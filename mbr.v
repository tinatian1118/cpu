==> flow/design.v <==
`timescale 1ns / 1ps
module mbr(clk,control,from_memory,from_acc,to_memory,to_br,addr_out,to_ir
    );
    input clk;
    input [1:0]control;
    input [15:0]from_memory,from_acc;
    output reg [15:0]to_memory,to_br;
    output reg [7:0]addr_out,to_ir;
    always@(posedge clk)
    begin
        if(control==01)
        begin
            if(from_memory[15]==1)
            begin
                to_br<=from_memory&16'b0000000011111111;
            end
            else
            begin
                addr_out<=from_memory[7:0];
            end
            to_ir<=from_memory[15:8];
        end
        if(control==10)
        begin
            to_br<=from_memory;
        end
        if(control==11)
        begin
            to_memory<=from_acc;
        end
    end
endmodule
# == Tool chain data of mbr ==
# The steps from the RTL of mbr to its reports follow in flow order.
# Line numbers count from 1 in the design file above.
# Operators carry their Yosys type and port widths (W data, S select, Z words).
# Cell names lack the library's common part.
# Not given: -
# design
top_module,mbr
clock_port,clk
cell_library,sky130hd
pvt_corner,tt_025C_1v80

# == Word level ==
# Source: Yosys, flattened and elaborated, memories not mapped. Widths are those after wreduce. Registers that Yosys merges into a memory's read port (data or address) are not register bits. Print and check cells do not count. Equal cells are merged and count once.
# bits
clocked_rd_ports_x_width,0
mem_count,0
in_bits,35
output_inout_bits,48
ff_bits,24
romBits,0
latchBits,0
ramBits,0
# op_classes
n_shift,0
n_mux,0
n_eq,1
div_mod_pow,0
reduce_and_logical,2
n_cmp,0
n_mul,0
n_logic,1
add_sub_neg,0
# ops
op,count
$reduce_and A2 Y1,2
$eq A2 B1 Y1 const B,1
$not A1 Y1,1

# == Logic depth ==
# Yosys ltp: most cells in a row. Word level: on the elaborated netlist, between registers, memories and ports. Mapped: between sequential cells and ports; inverters and the memories' decode and read muxes count.
# logic_depth
word_depth,2
ABC_AREA,0
depth_mapped,1
mapped_depth_nobuf,1

# == Mapped cells and area ==
# The flow's flattened synthesis, as Yosys stat reports it; memories are mapped. The netlist is that of the ABC_AREA named above (0 if unset); the other value can give another one.
# synth_totals
area_um2,927.1
ff_cells,24
sequential_area_um2,720.7
stdcells,52
# types
type,count,area_total_um2
edfxtp_1,24,720.691
buf_4,24,180.173
and3b_1,1,8.758
nor3b_1,1,7.507
nor2b_1,1,6.256
conb_1,1,3.754

# == Worst setup path after synthesis ==
# Source: OpenSTA report_checks on the synthesized netlist (no wires, ideal clock, input and output delay 20% of the period each), path of least setup slack; recovery checks are left aside. Register names are those of the netlist, which keeps one name where synthesis merged equal registers.
# synth_timing
path_kind,input port to flip-flop
start,input control[1]
end,register addr_out[0]
required_ps,965
setup_time_ps,385
arrival_ps,949
path_delay_ps,1064
clock_period_ps,1350
stages,1
slack_ps,16
period_less_setup_slack_ps,1334
# "path_delay_ps" is the arrival time less input delay plus setup time.
# "stages": output pins that drive a net of the path, with the launching flip-flop's if there is one; two outputs of one cell count as two.
# "period_less_setup_slack_ps" = period - worst setup slack (recovery checks aside). The figure is calculated, with input and output delays left at 20% of the set period.
# Between the ends stands the longest chain of elaborated cells between them, by number of cells; it is not shown to be the way that was timed. Of several equally long chains one is given.
# Each line given opens the expression or statement behind the cell; cells for indexed reads and writes are added by Yosys, which also makes memories of some case tables.
# synth_between
cell_sequence,nor3b_1
elab_chain_cells,2
cells_between,2
cone_classes,1 x eq/ne; 1 x reduce/logical
# synth_lines
element,line,rtl
"start, declared",5,input [1:0]control;
$eq A2 B1 Y1,11,if(control==01)
$reduce_and A2 Y1,-,
"end, assigned",19,addr_out<=from_memory[7:0];
"end, declared",8,"output reg [7:0]addr_out,to_ir;"

# == Worst path after layout ==
# Path of least setup slack in the final report of record 2 (OpenROAD, finished layout, wires in). Where an end is a register, its clock arrival counts in the times.
# The path's times are printed in steps of 10 ps; the period is the one set.
# layout_timing
path_kind,flip-flop to output port
start,register to_br[1]
end,output to_br[1]
slack_ps,620
required_ps,1820
stages,2
clock_period_ps,2280
arrival_ps,1200
# layout_between
cell_sequence,edfxtp_1 -> clkdlybuf4s50_1
elab_chain_cells,0
cells_between,0
# layout_lines
element,line,rtl
"start, declared",7,"output reg [15:0]to_memory,to_br;"
"start, assigned",15,to_br<=from_memory&16'b0000000011111111;
"start, assigned",25,to_br<=from_memory;
"end, declared",7,

Memo
Re: implementation data of mbr

Measured data: module mbr, platform sky130hd, 2 stored runs of the flow under differing settings, order arbitrary. Input and output delays are each 20% of the period that was set; the output load is 0.01 pF.
"clock_period_reached_ps" = clock period - worst setup slack. The figure is calculated, with input and output delays left at 20% of the set period.
"worst_setup_path_time_ps" = time allowed to the worst setup path (clock period - input delay - output delay, where it has them) - its slack; a late launch clock adds to it, a late capture clock takes from it.
"design_power_mw" rests on the timing tool's default activity at the inputs, not on a simulated workload.
"worst_setup_path_time_ps" is known to 10 ps.

Record 1, flow files:
==> flow/run.sh <==
#!/bin/bash
# the make line also repeats the synthesis and layout settings of config.mk as NAME=value (left out here)
make -C /OpenROAD-flow-scripts/flow DESIGN_CONFIG=/design/flow/config.mk WORK_HOME=/design/flow/orfs CLKGATE_MAP_FILE= finish
==> flow/config.mk <==
export PLATFORM = sky130hd
export DESIGN_NAME = mbr
export DESIGN_NICKNAME = mbr
export VERILOG_FILES = /design/flow/design.v
export SDC_FILE = /design/flow/constraint.sdc
export NUM_CORES = 4
export LEC_CHECK = 0
export ABC_AREA = 0
export CAP_MARGIN = 20
export CELL_PAD_IN_SITES_DETAIL_PLACEMENT = 0
export CORE_ASPECT_RATIO = 1.48
export CORE_MARGIN = 2
export CORE_UTILIZATION = 64
export GPL_ROUTABILITY_DRIVEN = 0
export GPL_TIMING_DRIVEN = 0
export PLACE_DENSITY_LB_ADDON = 0.3
export SETUP_SLACK_MARGIN = 0.28
export SLEW_MARGIN = 20
export TNS_END_PERCENT = 50
==> flow/constraint.sdc <==
create_clock -name core_clock -period 1.07 [get_ports {clk}]
set_input_delay 0.2140 -clock core_clock [delete_from_list [all_inputs] [get_ports {clk}]]
set_output_delay 0.2140 -clock core_clock [all_outputs]
set_load 0.01 [all_outputs]

Record 1: no final report: placement broke off with FLW-0024

Record 2, flow files:
==> flow/run.sh <==
#!/bin/bash
# the make line also repeats the synthesis and layout settings of config.mk as NAME=value (left out here)
make -C /OpenROAD-flow-scripts/flow DESIGN_CONFIG=/design/flow/config.mk WORK_HOME=/design/flow/orfs CLKGATE_MAP_FILE= finish
==> flow/config.mk <==
export PLATFORM = sky130hd
export DESIGN_NAME = mbr
export DESIGN_NICKNAME = mbr
export VERILOG_FILES = /design/flow/design.v
export SDC_FILE = /design/flow/constraint.sdc
export NUM_CORES = 4
export LEC_CHECK = 0
export CAP_MARGIN = 35
export CELL_PAD_IN_SITES_DETAIL_PLACEMENT = 1
export CORE_MARGIN = 2
export CORE_UTILIZATION = 33
export CTS_CLUSTER_DIAMETER = 123
export GPL_TIMING_DRIVEN = 0
export MIN_ROUTING_LAYER = met1
export SLEW_MARGIN = 20
export TNS_END_PERCENT = 85
==> flow/constraint.sdc <==
create_clock -name core_clock -period 2.28 [get_ports {clk}]
set_input_delay 0.4560 -clock core_clock [delete_from_list [all_inputs] [get_ports {clk}]]
set_output_delay 0.4560 -clock core_clock [all_outputs]
set_load 0.01 [all_outputs]

==> results of record 2, as CSV <==
result,value
yosys.chip_area_um2,927.1
design.die.area_um2,3249.6
post_route_stdcell_area_um2,1503.9
finalUtil_pct,55.5
setup_worst_slack_ps,623
setupTns_ps,0
hold_ws_ps,698
design_power_mw,0.8445
clock_period_reached_ps,1657
worst_setup_path_time_ps,1200
path_kind,"flip-flop to output port"
