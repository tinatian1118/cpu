==> flow/design.v <==
`timescale 1ns / 1ps
module pc(clk,rst,control,addr,to_mar
    );
    input clk,rst;
    input [1:0]control;
    input [7:0]addr;
    output reg[7:0]to_mar;
    reg [7:0]pc;
    initial 
    begin
        to_mar<=8'b00000000;
        pc<=8'b00000000;
    end
    always@(posedge clk)
    begin
        if(rst==1)
        begin
            pc<=0;
        end
        else
        begin
            if(control==01)
            begin
                pc<=pc+1;
            end
            if(control==10)
            begin
                pc<=addr;
            end
            to_mar<=pc;    
        end
    end
endmodule
# Step by step through the tools: pc
# Tool output for the design above, in the order of the flow.
# Line numbers count from 1 in the design file above.
# Operators: Yosys type, input widths -> output width; for muxes data width and select width s.
# Library cell names are shortened.
# A cell with -- has no value.
[inputs]
top_module = "pc"
clk_port = "clk"
cell_library = "sky130hd"
corner = "tt_025C_1v80"

# Word level
# Source: Yosys, flattened and elaborated, memories not mapped. Widths are those after wreduce; folded enables and synchronous resets count as part of the registers. Registers that Yosys merges into a memory's read port (data or address) are not register bits. Print and check cells do not count. Equal cells are merged and count once.
[word_totals]
out_inout_bits = 8
word_cells = 4
input_bits = 12
reg_bits = 16
[classes]
n_eq = 1
add_sub_neg = 1
[op_table]
columns = ["cell", "n"]
rows = [
  ["$add 8x1->8 const B", 1],
  ["$eq 2x1->1 const B", 1],
]

# Logic depth
# Depth = most cells in a row (Yosys ltp): at word level without a register or memory, in the mapped netlist without a sequential cell, where the memories' decode and read muxes count.
[depth]
ltp_word = 1
ABC_AREA = 0
mapped_depth = 4
mapped_depth_nobuf = 4

# Netlist
# Source: synth_stat.txt of the flow (Yosys; design flattened, memories mapped). It holds for the ABC_AREA given above (unset counts as 0); a run with the other value may have another netlist.
# Totals and module areas in this step are rounded.
[by_type]
columns = ["type", "n", "type_area_um2"]
rows = [
  ["edfxtp_1", 8, 240.23],
  ["dfxtp_1", 8, 160.154],
  ["a21oi_1", 5, 25.024],
  ["nand4b_4", 1, 23.773],
  ["o21ai_0", 3, 15.014],
  ["o31ai_1", 2, 15.014],
  ["or4_1", 2, 15.014],
  ["ha_1", 1, 12.512],
  ["or3_1", 2, 12.512],
  ["inv_1", 3, 11.261],
  ["nor2_1", 3, 11.261],
  ["mux2i_1", 1, 10.01],
  ["nand4b_1", 1, 8.758],
  ["xnor2_1", 1, 8.758],
  ["xor2_1", 1, 8.758],
  ["nand3b_1", 1, 7.507],
  ["or2b_1", 1, 7.507],
  ["or3_2", 1, 7.507],
]
# Not listed: further types 4, cells in them 4.
[synth_totals]
mapped_cells = 49
seqArea_um2 = 400.4
yosys_area_um2 = 619.3
ffs = 16
n_buf = 1

# Timing after synthesis
# Source: OpenSTA report_checks on the synthesized netlist (no wires, ideal clock, input and output delay 20% of the period each), path of least setup slack; recovery checks are left aside. Register names are those of the netlist, which keeps one name where synthesis merged equal registers.
[synth_timing]
kind = "register to register"
startpoint = "register pc[0]"
endpoint = "register pc[6]"
path_stages = 5
n_path_buf = 0
t_first_pin_ns = 0.000
tclk_ns = 1.44
t_arrival_ns = 1.179
setup_slack_ns = 0.191
path_delay_ns = 1.249
setup_ns = 0.070
required_time_ns = 1.370
period_less_setup_slack_ns = 1.249
# "path_delay_ns" is the arrival time less input delay plus setup time.
# "path_stages" counts driving pins, that of a launching flip-flop among them; a cell with two outputs on the path counts twice.
# "period_less_setup_slack_ns" = period - worst setup slack (recovery checks aside). The figure is calculated, with input and output delays left at 20% of the set period.
# The rows between start and end are the longest chain of elaborated cells between them; the timing report does not say that the signal goes this way. Where chains are equally long, one stands for them.
# Each line given opens the expression or statement behind the cell; cells for indexed reads and writes are added by Yosys, which also makes memories of some case tables.
# At most two assigning lines are given for a register; there are more.
[synth_via]
cell_sequence = "dfxtp_1 -> ha_1 -> nand4b_1 -> or3_1 -> a21oi_1"
elab_chain_cells = 1
cells_between = 1
lines_between = 1
cone_classes = "add/sub (1)"
[synth_lines]
columns = ["element", "line_no", "text"]
rows = [
  ["start: declaration", 8, "reg [7:0]pc;"],
  ["start: assignment", 24, "pc<=pc+1;"],
  ["start: assignment", 28, "pc<=addr;"],
  ["$add 8x1->8", 24, ""],
  ["end: assignment", 24, ""],
  ["end: assignment", 28, ""],
  ["end: declaration", 8, ""],
]

# Timing after layout
# Path of least setup slack in the final report of record 1 (OpenROAD, finished layout, wires in). Where an end is a register, its clock arrival counts in the times.
[layout_timing]
kind = "register to register"
startpoint = "register pc[0]"
endpoint = "register pc[7]"
setup_ns = 0.06
setup_slack_ns = -0.25
t_arrival_ns = 1.52
n_path_buf = 1
required_time_ns = 1.27
t_first_pin_ns = 0.28
tclk_ns = 1.04
path_stages = 5
# The rows between start and end are the longest chain of elaborated cells between them; the timing report does not say that the signal goes this way. Where chains are equally long, one stands for them.
# At most two assigning lines are given for a register; there are more.
[layout_via]
cell_sequence = "dfxtp_4 -> buf_6 -> nand4b_4 -> or4_4 -> a21oi_2"
elab_chain_cells = 1
cells_between = 1
lines_between = 1
cone_classes = "add/sub (1)"
[layout_lines]
columns = ["element", "line_no", "text"]
rows = [
  ["start: declaration", 8, "reg [7:0]pc;"],
  ["start: assignment", 24, "pc<=pc+1;"],
  ["start: assignment", 28, "pc<=addr;"],
  ["$add 8x1->8", 24, ""],
  ["end: assignment", 24, ""],
  ["end: assignment", 28, ""],
  ["end: declaration", 8, ""],
]

# 2 stored runs of pc in the flow (synthesis by Yosys, layout by OpenROAD, sky130hd cells), in arbitrary order. Constraints: input delay and output delay 20% of the set period each, output load 0.01 pF.
# "achievedPeriod_ns": clock period set for the run, less the worst setup slack. It is reckoned from that one timing run; input and output delays stay at 20% of the period that was set.
# "timing.worst_path_ns" means the part of the period allowed to the worst setup path (the constraints hold back 20% at inputs and 20% at outputs) less its slack; where the path has registers, the arrival times of their clocks count too.
# By "final_power_mw" is meant OpenSTA's value without simulated activity: inputs other than the clock are taken to toggle once in ten clock periods, and the tool carries that through the logic.
# Results are given in rounded form.

[[run]]
name = "record 1"
[run.settings]
period_ns = 1.04
CAP_MARGIN = 20
CORE_MARGIN = 2
CORE_UTILIZATION = 40
SLEW_MARGIN = 20
[run.results]
ys_area_um2 = 619.3
design_die_area_um2 = 1879
stdcell_area_um2 = 929.6
finish.utilization_pct = 63.2
setup_worst_slack_ns = -0.253
tns_setup_ns = -1.141
ws_hold_ns = 0.385
final_power_mw = 1.127
achievedPeriod_ns = 1.293
timing.worst_path_ns = 1.29
worst_setup_path_type = "register to register"

[[run]]
name = "record 2"
[run.settings]
period_ns = 1.41
CORE_UTILIZATION = 45
HOLD_SLACK_MARGIN = 0.23
TNS_END_PERCENT = 90
GPL_TIMING_DRIVEN = 1
CTS_CLUSTER_SIZE = 40
CTS_CLUSTER_DIAMETER = 252
MIN_ROUTING_LAYER = "met2"
MAX_ROUTING_LAYER = "met4"
CAP_MARGIN = 20
CORE_MARGIN = 2
SLEW_MARGIN = 20
[run.results]
ys_area_um2 = 619.3
design_die_area_um2 = 1689
stdcell_area_um2 = 805.8
finish.utilization_pct = 61.9
setup_worst_slack_ns = 0.051
tns_setup_ns = 0.000
ws_hold_ns = 0.453
final_power_mw = 0.8497
achievedPeriod_ns = 1.359
timing.worst_path_ns = 1.36
worst_setup_path_type = "register to register"
